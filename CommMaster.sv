==> flow/design.v <==
module CommMaster(clk, rst_n, snd_cmd, cmd, TX, RX, cmd_cmplt, resp, resp_cmplt, clr_rdy);
input logic clk, rst_n, snd_cmd, RX, clr_rdy;
input logic [15:0] cmd;
output logic TX, cmd_cmplt, resp_cmplt;
output [7:0] resp;
logic sel, trmt, tx_done;
logic [7:0] tx_data, cmd_lower;
typedef enum reg [2:0] {IDLE, SEND_HIGH, SEND_LOW, CMD_SENT} state_t;
state_t state, nxt_state;
typedef enum reg {RX_IDLE, RESPONSE_CMPLT} rx_state_t;
rx_state_t rx_state, rx_nxt_state;
always_ff @(posedge clk or negedge rst_n)
    if(!rst_n)
		state <= IDLE;
    else
		state <= nxt_state;
always_ff @(posedge clk, negedge rst_n)
	if(!rst_n)
		rx_state <= RX_IDLE;
	else
		rx_state <= rx_nxt_state;
always_comb begin
	sel = 1'b0;
	trmt = 1'b0;
	cmd_cmplt = 1'b0;
	nxt_state = IDLE;
	case(state)
	IDLE: 
		if(snd_cmd) begin
			trmt = 1'b1;
			sel = 1'b1;
			nxt_state = SEND_HIGH;
		end else
			nxt_state = IDLE;
	SEND_HIGH:
		if(tx_done) begin
			trmt = 1'b1;
			nxt_state = SEND_LOW;
		end else
			nxt_state = SEND_HIGH;
	SEND_LOW:
		if(tx_done) begin
			cmd_cmplt = 1'b1;
			nxt_state = CMD_SENT;
		end else
			nxt_state = SEND_LOW;
	default: 
		if(snd_cmd) begin
			trmt = 1'b1;
			sel = 1'b1;
			nxt_state = SEND_HIGH;
		end else
			nxt_state = CMD_SENT;
	endcase
end
always_comb begin
	rx_nxt_state = RX_IDLE;
	case(rx_state)
		RX_IDLE: begin
			if(resp_cmplt) begin
			 rx_nxt_state = RESPONSE_CMPLT;
			end
		end
		RESPONSE_CMPLT: begin
		end
	endcase
end
assign tx_data = sel ? cmd[15:8] : cmd_lower;
always @(posedge clk)
	if(snd_cmd)
		cmd_lower <= cmd[7:0];
UART UART_INST(.clk(clk), .rst_n(rst_n), .trmt(trmt), .tx_data(tx_data), .TX(TX), .RX(RX), .tx_done(tx_done), .clr_rdy(clr_rdy), .cmd(resp), .rdy(resp_cmplt));
endmodule
module UART(clk, rst_n, trmt, tx_data, TX, RX, tx_done, clr_rdy, cmd, rdy);
input logic clk, rst_n, trmt, RX, clr_rdy;
input logic [7:0] tx_data;
output logic rdy, TX, tx_done;
output logic [7:0] cmd;
uart_tx transmitter (.clk(clk), .rst_n(rst_n), .trmt(trmt), .tx_data(tx_data), .TX(TX), .tx_done(tx_done) );
uart_rx receiver (.clk(clk), .rst_n(rst_n), .RX(RX), .clr_rdy(clr_rdy), .cmd(cmd), .rdy(rdy) );
endmodule
module  uart_rx(clk, rst_n, RX, clr_rdy, cmd, rdy);
input logic clk, rst_n, RX, clr_rdy;
output logic [7:0] cmd;
output logic rdy;
logic rxing, start, clr_reg, set_done;
logic rx_ff1, rx_ff2;
logic shift;
logic [8:0] rx_sr;
logic [6:0] baud_cnt;
logic [3:0] bit_cnt;
typedef enum reg {IDLE, RX_NOW} state_t;
state_t state, nxt_state;
always_ff @(posedge clk, negedge rst_n)
	if(!rst_n)
		state <= IDLE;
	else
		state <= nxt_state;
always_comb begin
	rxing = 0;
	set_done = 0;
	start = 0;
	case(state)
	  IDLE: if(!rx_ff2) begin
		nxt_state = RX_NOW; 
		start = 1;
	  end else
		nxt_state = IDLE;
	  default: begin
		rxing = 1;
		if(bit_cnt == 4'b1010) begin
			nxt_state = IDLE;
			set_done = 1;
		end else
			nxt_state = RX_NOW;
	  end	
	endcase
end
always_ff @(posedge clk or negedge rst_n)
	if(!rst_n) begin
		rx_ff1 <= 1'b1;
		rx_ff2 <= 1'b1;
	end
	else begin
		rx_ff1 <= RX;
		rx_ff2 <= rx_ff1;
	end
always_ff @(posedge clk)
	if(shift)
		rx_sr <= {rx_ff2, rx_sr[8:1]};
assign cmd = rx_sr[7:0];
always_ff @(posedge clk or negedge rst_n)
	if(!rst_n)
		baud_cnt <= 7'h4A;
	else if(start)
		baud_cnt <= 7'h4A;
	else if(shift)
		baud_cnt <= 7'h13;
	else if(rxing)
		baud_cnt <= baud_cnt + 1;
assign shift = &baud_cnt;	
always_ff @(posedge clk or negedge rst_n)
	if(!rst_n)
		bit_cnt <= 4'h0;
	else if(start)
		bit_cnt <= 4'h0;
	else if(shift)
		bit_cnt <= bit_cnt + 1;
always_ff @(posedge clk or negedge rst_n)
	if(!rst_n)
		rdy <= 0;
	else if(start || clr_rdy)
		rdy <= 1'b0;
	else if(set_done)
		rdy <= 1'b1;
endmodule
module uart_tx(clk, rst_n, trmt, tx_data, TX, tx_done);
input logic clk, rst_n, trmt;   
input logic [7:0] tx_data;  
output logic TX, tx_done;  
logic txing, load, set_done, clr_done;
logic shift, nxt_tx_done;
logic [9:0] ten_bit_load, tx_sr;
logic [6:0] baud_cnt, nxt_baud_cnt;
logic [3:0] bit_cnt, nxt_bit_cnt;
typedef enum reg {IDLE, TX_NOW} state_t;
state_t state, nxt_state;
always_ff @(posedge clk, negedge rst_n)
	if(!rst_n)
		state <= IDLE;
	else
		state <= nxt_state;
always_comb begin
	txing = 0;
	load = 0;
	set_done = 0;
	clr_done = 0;
	case(state)
	  IDLE: if(trmt) begin
		nxt_state = TX_NOW; 
		load = 1;
		clr_done = 1;
	  end else
		nxt_state = IDLE;
	  TX_NOW: begin
	  txing = 1;
	  if(bit_cnt == 4'b1010) begin
		nxt_state = IDLE;
		set_done = 1;
	  end else if(bit_cnt < 4'b1010)
		nxt_state = TX_NOW;
	  else
		nxt_state = IDLE;	
	end
	  default: nxt_state = IDLE;
	endcase
end
assign ten_bit_load = {1'b1, tx_data, 1'b0};
always_ff @(posedge clk, negedge rst_n)
	if(!rst_n)
		tx_sr <= 10'h3FF;
	else if(load)
		tx_sr <= ten_bit_load;
	else if(shift)
		tx_sr <= {1'b1, tx_sr[9:1]};
assign TX = tx_sr[0];
always_comb
	if(shift | load)
		nxt_baud_cnt = 7'h00;
	else if(txing)
		nxt_baud_cnt = baud_cnt + 1;
	else
		nxt_baud_cnt = baud_cnt;
always_ff @(posedge clk)
	baud_cnt <= nxt_baud_cnt;
always_comb
	if(baud_cnt == 7'd108)
		shift =1;
	else
		shift = 0;
always_comb
	if(load)
		nxt_bit_cnt = 4'h0;
	else if(shift)
		nxt_bit_cnt = bit_cnt + 1;
	else
		nxt_bit_cnt = bit_cnt;
always_ff @(posedge clk)
	bit_cnt <= nxt_bit_cnt;
always_ff @(posedge clk or negedge rst_n)
	if(!rst_n)
		tx_done <= 0;
	else if(set_done)
		tx_done <= 1;
	else if(clr_done)
		tx_done <= 0;
endmodule
Step by step through the tools: CommMaster
The steps from the RTL of CommMaster to its reports follow in flow order.
Line numbers count from 1 in the design file above.
Operators: Yosys type, input widths -> output width; for muxes data width and select width s.
Library cell names are shortened.
Not given: --
- design top: CommMaster
- clock: clk
- standard-cell library: sky130hd
- timing corner: tt_025C_1v80

After elaboration
Source: Yosys, flattened and elaborated, memories not mapped. Widths are those after wreduce. Registers that Yosys merges into a memory's read port (data or address) are not register bits. Print and check cells do not count.
- noted latch bits: 0
- memory cells at 0
- noted ROM bits: 0
- noted input port bits: 21
- elaborated cells at 72
- output and inout bits at 11
- bits in writable memories at 0
- noted flip-flop bits (word level): 57
- noted clocked read ports x word width: 0
- noted divide/modulo/power cells: 0
- reduce/logical cells at 9
- noted mux-type cells: 37
- bitwise gates (word level) at 2
- add/subtract/negate cells: 4
- eq/ne operators at 5
- noted $lt $le $gt $ge: 1
- shift operators at 0
- multipliers at 0
- operators with widths (kind ; number):
    $mux 1 ; 21
    $mux 7 ; 3
    $mux 10 ; 2
    $add 7x1->7 const B ; 2
    $pmux 1 s2 ; 5
    $reduce_bool 2->1 ; 4
    $add 4x1->4 const B ; 2
    $eq 4x4->1 const B ; 2
    $mux 8 ; 1
    $mux 4 ; 2
    $eq 7x7->1 const B ; 1
    $reduce_and 7->1 ; 1
    $pmux 2 s3 ; 1
    $lt 4x4->1 const B ; 1
    $mux 2 ; 2
    $logic_not 3->1 ; 1
    $reduce_bool 3->1 ; 1
    $eq 2x1->1 const B ; 1
    $eq 2x2->1 const B ; 1
    $reduce_or 2->1 ; 1
    $or 1x1->1 ; 1
    $logic_or 1x1->1 ; 1
    $not 1->1 ; 1

Longest topological paths
Depth = most cells in a row (Yosys ltp): at word level without a register or memory, in the mapped netlist without a sequential cell, where the memories' decode and read muxes count.
- depth after elaboration: 6
- ABC_AREA at 0
- mapped depth at 8
- mapped depth without buffers: 6

Netlist
The flow's flattened synthesis, as Yosys stat reports it; memories are mapped. The netlist is that of the ABC_AREA named above (0 if unset); the other value can give another one.
- buffer cells: 15
- noted cells in the netlist: 217
- noted mapped flip-flops: 58
- noted mapped area: 0.0025437 sq mm
- cells by type (cell type ; number):
    edfxtp_1 ; 17
    dfstp_2 ; 15
    dfrtp_1 ; 15
    dfxtp_1 ; 11
    mux2i_1 ; 17
    ha_1 ; 7
    nor2_1 ; 22
    xnor2_1 ; 9
    buf_4 ; 8
    nand2_1 ; 14
    a21oi_1 ; 10
    xor2_1 ; 5
    inv_1 ; 11
    nand4_1 ; 6
    o21ai_0 ; 7
    a22oi_1 ; 3
    buf_6 ; 2
    nor3_1 ; 4
Not listed: further types 22, cells in them 34.
The figures by module come from a second, unflattened synthesis with its own total; it is not the netlist above.
- cells (unflattened synthesis): 237
- noted area total of the unflattened synthesis: 0.0026638 sq mm
Each row is one instance without its submodules.
- modules (module ; cells ; sequential area (sq mm) ; area (sq mm) ; times used):
    uart_tx ; 122 ; 0.0005067 ; 0.0010885 ; 1
    uart_rx ; 85 ; 0.0006519 ; 0.0010648 ; 1
    CommMaster ; 30 ; 0.0003416 ; 0.0005105 ; 1
    UART ; 0 ; 0 ; 0 ; 1

Path before layout
Path of least setup slack by OpenSTA after synthesis, without wires, with an ideal clock, recovery checks aside; 20% of the period is set as input and as output delay. Where synthesis merged equal registers, the netlist keeps one of their names.
- path kind: register to register
- start: reg UART_INST.receiver.baud_cnt[1]
- end: reg UART_INST.receiver.rx_sr[0]
- delay of the path at 1.912 ns
- stages at 6
- noted data arrival time: 1.566 ns
- noted clock period: 2.16 ns
- path slack at 0.248 ns
- launch time at the first pin: 0.000 ns
- data required time: 1.814 ns
- noted period reached after synthesis: 1.912 ns
"delay of the path" = arrival - input delay + setup time.
"stages": output pins that drive a net of the path, with the launching flip-flop's if there is one; two outputs of one cell count as two.
"period reached after synthesis" is the clock period less the worst setup slack; recovery checks do not enter. This is arithmetic on one report: input and output delays are still those of the set period (20% each).
Between the ends stands the longest chain of elaborated cells between them, by number of cells; it is not shown to be the way that was timed. Of several equally long chains one is given.
A line is the first line of the expression or statement that the cell stems from. Yosys adds cells for indexed reads and writes and turns some case tables into memories.
A register here has more assigning lines than the two given.
- cell sequence: dfstp_2 ha_1 nand4_1 or2_2 clkbuf_1 inv_1
- noted length of the longest elaborated chain: 1
- ends and longest elaborated chain, post-synthesis (what ; RTL line ; RTL):
    from (decl) ; 90 ; logic [6:0] baud_cnt;
    from (assign) ; 134 ; baud_cnt <= 7'h4A;
    from (assign) ; 140 ; baud_cnt <= baud_cnt + 1;
    $reduce_and 7->1 ; 141 ; assign shift = &baud_cnt;
    to (assign) ; 130 ; rx_sr <= {rx_ff2, rx_sr[8:1]};
    to (decl) ; 89 ; logic [8:0] rx_sr;

Path in the finished layout
From the final timing report of record 1: the path of least setup slack in the routed layout; clock arrival at registers is part of the times.
- path kind: input to register
- start: in snd_cmd
- end: reg UART_INST.transmitter.bit_cnt[1]
- data required time: 3.66 ns
- path slack at 0.94 ns
- noted data arrival time: 2.72 ns
- launch time at the first pin: 0.69 ns
- noted clock period: 3.46 ns
- stages at 6
Between the ends stands the longest chain of elaborated cells between them, by number of cells; it is not shown to be the way that was timed. Of several equally long chains one is given.
- cell sequence: clkdlybuf4s50_1 or3b_1 buf_6 a21oi_4 buf_2 a211oi_1
- noted length of the longest elaborated chain: 4
- ends and longest elaborated chain, after layout (what ; RTL line ; RTL):
    from (decl) ; 2 ; input logic clk, rst_n, snd_cmd, RX, clr_rdy;
    $mux 1 ; 29 ; if(snd_cmd) begin
    $pmux 1 s2 ; 27 ; case(state)
    $mux 1 ; 179 ; IDLE: if(trmt) begin
    $pmux 1 s2 ; 178 ; case(state)
    to (assign) ; 229 ; bit_cnt <= nxt_bit_cnt;
    to (decl) ; 165 ; logic [3:0] bit_cnt, nxt_bit_cnt;

## Implementation results

Design CommMaster on sky130hd. What follows are 2 stored runs of the flow, each under its own settings; their order means nothing. The constraints put input and output delay at 20% of the set period each and load the outputs with 0.01 pF.
"period achieved": clock period set for the run, less the worst setup slack. It is reckoned from that one timing run; input and output delays stay at 20% of the period that was set.
"worst path time": the worst setup path's part of the clock period (all of it between registers, 20% less for each end at a port) less its slack. A launch clock that arrives late makes it longer, a capture clock that arrives late makes it shorter.

Record 1
Settings were period_ns = 3.46; CORE_UTILIZATION = 51; SETUP_SLACK_MARGIN = 0.55; PLACE_DENSITY = 0.64; GPL_TIMING_DRIVEN = 0; GPL_ROUTABILITY_DRIVEN = 0; CTS_CLUSTER_DIAMETER = 98; MIN_ROUTING_LAYER = met1; MAX_ROUTING_LAYER = met5; CAP_MARGIN = 20; CORE_MARGIN = 2; SLEW_MARGIN = 20
- worst path time: 1.83 ns
- critical path type: input to register
- noted the die footprint: 0.0055689 sq mm
- summed negative setup slack at 0.000 ns
- noted the period achieved: 2.525 ns
- setup slack of the worst path at 0.935 ns
- std-cell area (final layout) at 0.0031167 sq mm
- noted the lowest hold slack: 0.357 ns
- final utilization at 65.6%
- Yosys chip area after synthesis: 0.0025437 sq mm

Record 2
Settings were period_ns = 3.43; CORE_UTILIZATION = 62; SETUP_SLACK_MARGIN = 0.94; PLACE_DENSITY_LB_ADDON = 0.3; HOLD_SLACK_MARGIN = 0.24; CELL_PAD_IN_SITES_DETAIL_PLACEMENT = 0; ABC_AREA = 0; MIN_ROUTING_LAYER = met1; MAX_ROUTING_LAYER = met5; CAP_MARGIN = 20; CORE_MARGIN = 2; SLEW_MARGIN = 20
- worst path time: 1.48 ns
- critical path type: input to register
- noted the die footprint: 0.0046308 sq mm
- summed negative setup slack at 0.000 ns
- Yosys chip area after synthesis: 0.0025437 sq mm
- setup slack of the worst path at 1.260 ns
- noted the period achieved: 2.170 ns
- noted the lowest hold slack: 0.357 ns
- final utilization at 77.0%
- std-cell area (final layout) at 0.0030579 sq mm
